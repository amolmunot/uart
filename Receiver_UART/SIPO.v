==> flow/design.v <==
module SIPO (
    input  wire         reset_n,         
    input  wire         data_tx,         
    input  wire         baud_clk,        
    output wire         active_flag,     
    output wire         recieved_flag,   
    output wire [10:0]  data_parll       
);
  parameter IDLE   = 2'b00;
  parameter CENTER = 2'b01;
  parameter GET    = 2'b10;
  parameter FRAME  = 2'b11;
  reg [1:0] current_state, next_state;
  reg [10:0] temp;
  reg [3:0] frame_counter;
  reg [3:0] stop_count;
  always @(*) begin
    case (current_state)
      IDLE: begin
        next_state = (data_tx == 1'b0) ? CENTER : IDLE;
      end
      CENTER: begin
        next_state = (stop_count == 4'd6) ? GET : CENTER;
      end
      GET: begin
        next_state = FRAME;
      end
      FRAME: begin
        if (frame_counter == 4'd10)
          next_state = IDLE;
        else if (stop_count == 4'd14)
          next_state = GET;
        else
          next_state = FRAME;
      end
      default: next_state = IDLE;
    endcase
  end
  always @(posedge baud_clk or negedge reset_n) begin
    if (!reset_n) begin
      current_state  <= IDLE;
      temp           <= 11'b111_1111_1111;
      stop_count     <= 4'd0;
      frame_counter  <= 4'd0;
    end else begin
      current_state <= next_state;
      case (current_state)
        IDLE: begin
          temp          <= 11'b111_1111_1111;
          stop_count    <= 4'd0;
          frame_counter <= 4'd0;
        end
        CENTER: begin
          stop_count <= stop_count + 1;
        end
        GET: begin
          temp <= {data_tx, temp[10:1]};   
        end
        FRAME: begin
          if (stop_count == 4'd14)
            stop_count <= 4'd0;
          else
            stop_count <= stop_count + 1;
          if (stop_count == 4'd14)
            frame_counter <= frame_counter + 1;
        end
      endcase
    end
  end
  assign recieved_flag = (frame_counter == 4'd10);
  assign active_flag   = ~recieved_flag;
  assign data_parll    = recieved_flag ? temp : 11'b111_1111_1111;
endmodule
## From RTL to reports: SIPO

The steps from the RTL of SIPO to its reports follow in flow order.
Lines are those of the file above, counted from 1.
Library cell names are shortened.
A cell with n/a has no value.

| inputs | value |
|---|---|
| top module | SIPO |
| clock | baud_clk |
| library | sky130hd |
| timing corner | tt_025C_1v80 |

## Word-level counts

Yosys after proc, flatten, opt, wreduce and memory -nomap, before mapping. Memory bits, and registers merged into a memory's read port (data or address), are not among the register bits. Print and check cells are not counted. Equal cells are merged and count once.

| cells by class | value |
|---|---|
| reduce/logical cells | 5 |
| shift operators | 0 |
| $mul | 0 |
| $lt $le $gt $ge | 0 |
| div/mod/pow operators | 0 |
| bitwise gates (word level) | 1 |
| muxes and demuxes | 11 |
| add/subtract/negate cells | 2 |
| equality and inequality tests | 7 |

Operators by type and width:

| cell | count |
|---|---|
| 11-bit parallel mux with 2-bit select | 1 |
| 4-bit parallel mux with 3-bit select | 1 |
| 11-bit two-way mux | 1 |
| 4-bit by 1-bit adder with 4-bit output (second input constant) | 2 |
| 4-bit == test (second input constant) | 2 |
| 4-bit parallel mux with 2-bit select | 1 |
| 2-bit parallel mux with 4-bit select | 1 |
| 4-bit two-way mux | 2 |
| 2-bit == test (second input constant) | 2 |
| 2-bit nonzero test | 2 |
| 4-bit by 3-bit == test with 1-bit output (second input constant) | 1 |
| 2-bit two-way mux | 2 |
| 3-bit nonzero test | 1 |
| 2-bit by 1-bit == test with 1-bit output (second input constant) | 1 |
| 2-bit != test (second input constant) | 1 |
| 2-bit logical NOT | 1 |
| 2-bit AND reduction | 1 |
| 1-bit two-way mux | 2 |
| 1-bit NOT | 1 |

| bit counts | value |
|---|---|
| bits of input ports | 3 |
| output and inout port bits | 13 |
| register bits after elaboration | 21 |
| memory cells | 0 |
| word-level cells | 30 |
| word width x clocked read ports | 0 |
| latch bits | 0 |
| bits in read-only memories | 0 |
| bits in writable memories | 0 |

## Logic depth

Depth = most cells in a row (Yosys ltp): at word level without a register or memory, in the mapped netlist without a sequential cell, where the memories' decode and read muxes count.

| depth | value |
|---|---|
| depth in word-level cells | 4 |
| ABC_AREA | 0 |
| gate-level depth with buffers | 5 |
| gate-level depth less buffers | 5 |

## Netlist

The flow's flattened synthesis, as Yosys stat reports it; memories are mapped. The netlist is that of the ABC_AREA named above (0 if unset); the other value can give another one.

| synthesis totals | value |
|---|---|
| buffer cells | 5 |
| mapped flip-flops | 23 |
| chip area (Yosys) | 1,126.1 µm² |
| sequential area | 590.6 µm² |
| standard cells after synthesis | 120 |

Cell types:

| cell | count | area in all (µm²) |
|---|---|---|
| dfstp_2 | 12 | 315.302 |
| dfrtp_1 | 11 | 275.264 |
| o21ai_0 | 17 | 85.082 |
| or2_2 | 12 | 75.072 |
| nand2_1 | 16 | 60.058 |
| ha_1 | 4 | 50.048 |
| nor2_1 | 12 | 45.043 |
| inv_1 | 7 | 26.275 |
| a21oi_1 | 4 | 20.019 |
| a31oi_1 | 3 | 18.768 |
| clkbuf_1 | 5 | 18.768 |
| nand3_4 | 1 | 17.517 |
| nand3_1 | 3 | 15.014 |
| mux2i_1 | 1 | 10.01 |
| or4b_1 | 1 | 10.01 |
| a22o_1 | 1 | 8.758 |
| o2bb2ai_1 | 1 | 8.758 |
| o311ai_1 | 1 | 8.758 |

Not listed: further types 8, cells in them 8.

## Path before layout

Source: OpenSTA report_checks on the synthesized netlist (no wires, ideal clock, input and output delay 20% of the period each), path of least setup slack; recovery checks are left aside. Register names are those of the netlist, which keeps one name where synthesis merged equal registers.

| timing after synthesis | value |
|---|---|
| path type | register to output |
| start | register frame_counter[0] |
| end | output data_parll[1] |
| data arrival time | 1,227 ps |
| path buffers | 1 |
| required time | 1,512 ps |
| clock period | 1,890 ps |
| time at the first pin | 0 ps |
| path delay | 1,227 ps |
| slack | 285 ps |
| external output delay | 378 ps |
| stages | 6 |
| period reached after synthesis | 1,605 ps |

"path delay" is the arrival time less input delay plus setup time.
At an output port there is no setup time.
"stages" counts driving pins, that of a launching flip-flop among them; a cell with two outputs on the path counts twice.
"period reached after synthesis" is the clock period less the worst setup slack; recovery checks do not enter. This is arithmetic on one report: input and output delays are still those of the set period (20% each).
The rows between start and end are the longest chain of elaborated cells between them; the timing report does not say that the signal goes this way. Where chains are equally long, one stands for them.
Each line given opens the expression or statement behind the cell; cells for indexed reads and writes are added by Yosys, which also makes memories of some case tables.
A register here has more assigning lines than the two given.

| on the way, after synthesis | value |
|---|---|
| path through | dfrtp_1 -> inv_1 -> ha_1 -> nand3b_1 -> clkbuf_1 -> or2_2 |
| cells in the longest elaborated chain | 2 |
| elaborated cells between the ends (all ways) | 2 |
| classes of those cells | eq/ne: 1; mux: 1 |

RTL lines, path after synthesis:

| element | line | RTL |
|---|---|---|
| start, declared | 15 | `reg [3:0] frame_counter;` |
| start, assigned | 44 | `frame_counter  <= 4'd0;` |
| start, assigned | 65 | `frame_counter <= frame_counter + 1;` |
| 4-bit == test | 70 | `assign recieved_flag = (frame_counter == 4'd10);` |
| 11-bit two-way mux | 72 | `assign data_parll    = recieved_flag ? temp : 11'b111_1111_1111;` |
| end, declared | 7 | `output wire [10:0]  data_parll` |

Nets of the timed path that keep an RTL name, with a line that drives or declares them; the list need not be complete.

Named nets, after synthesis:

| signal | line | RTL |
|---|---|---|
| active_flag | 71 | `assign active_flag   = ~recieved_flag;` |

## Path in the finished layout

Path of least setup slack in the final report of flow run A (OpenROAD, finished layout, wires in). Where an end is a register, its clock arrival counts in the times.
The path's times are printed in steps of 10 ps; the period is the one set.

| timing after layout | value |
|---|---|
| path type | register to output |
| start | register frame_counter[0] |
| end | output data_parll[9] |
| required time | 1,450 ps |
| clock period | 1,810 ps |
| stages | 7 |
| path buffers | 2 |
| time at the first pin | 300 ps |
| external output delay | 360 ps |
| slack | -100 ps |
| data arrival time | 1,550 ps |

The rows between start and end are the longest chain of elaborated cells between them; the timing report does not say that the signal goes this way. Where chains are equally long, one stands for them.
A register here has more assigning lines than the two given.

| on the way, after layout | value |
|---|---|
| path through | dfrtp_1 -> inv_1 -> ha_1 -> nand3b_1 -> buf_6 -> or2_4 -> buf_6 |
| cells in the longest elaborated chain | 2 |
| elaborated cells between the ends (all ways) | 2 |
| classes of those cells | eq/ne: 1; mux: 1 |

RTL lines, path after layout:

| element | line | RTL |
|---|---|---|
| start, declared | 15 | `reg [3:0] frame_counter;` |
| start, assigned | 44 | `frame_counter  <= 4'd0;` |
| start, assigned | 65 | `frame_counter <= frame_counter + 1;` |
| 4-bit == test | 70 | `assign recieved_flag = (frame_counter == 4'd10);` |
| 11-bit two-way mux | 72 | `assign data_parll    = recieved_flag ? temp : 11'b111_1111_1111;` |
| end, declared | 7 | `output wire [10:0]  data_parll` |

Data sheet: physical implementation of SIPO

SIPO through Yosys and OpenROAD on sky130hd: 2 stored runs, unordered, with their settings and measured results. The constraints put input and output delay at 20% of the set period each and load the outputs with 0.01 pF.
"clock period achieved" means the clock period less the worst setup slack. The figure is calculated, with input and output delays left at 20% of the set period.
"critical setup path time" means the part of the period allowed to the worst setup path (the constraints hold back 20% at inputs and 20% at outputs) less its slack; where the path has registers, the arrival times of their clocks count too.
By "power consumption" is meant OpenSTA's value without simulated activity: inputs other than the clock are taken to toggle once in ten clock periods, and the tool carries that through the logic.
"critical setup path time" is known to 10 ps.

#### Flow run A

| setting | value |
|---|---|
| period_ns | `1.81` |
| CAP_MARGIN | `20` |
| CORE_MARGIN | `2` |
| CORE_UTILIZATION | `40` |
| SLEW_MARGIN | `20` |

| result | value |
|---|---|
| netlist area reported by Yosys | 1,126.1 µm² |
| total die area | 3,255.8 µm² |
| standard-cell area after routing | 1,428.9 µm² |
| utilization after routing | 52.7 % |
| worst slack on setup checks | -100 ps |
| post-route setup TNS | -1,059 ps |
| power consumption | 0.7805 mW |
| clock period achieved | 1,910 ps |
| critical setup path time | 1,550 ps |
| class of the worst setup path | register to output |

#### Flow run B

| setting | value |
|---|---|
| period_ns | `1.81` |
| CORE_UTILIZATION | `66` |
| SETUP_SLACK_MARGIN | `-0.01` |
| PLACE_DENSITY_LB_ADDON | `0.04` |
| TNS_END_PERCENT | `55` |
| GPL_TIMING_DRIVEN | `1` |
| GPL_ROUTABILITY_DRIVEN | `0` |
| SLEW_MARGIN | `5` |
| MIN_ROUTING_LAYER | `met1` |
| CAP_MARGIN | `20` |
| CORE_MARGIN | `2` |

| result | value |
|---|---|
| netlist area reported by Yosys | 1,126.1 µm² |
| total die area | 2,052.5 µm² |
| standard-cell area after routing | 1,425.1 µm² |
| utilization after routing | 91.4 % |
| worst slack on setup checks | -163 ps |
| post-route setup TNS | -1,788 ps |
| power consumption | 0.7981 mW |
| clock period achieved | 1,973 ps |
| critical setup path time | 1,610 ps |
| class of the worst setup path | register to output |
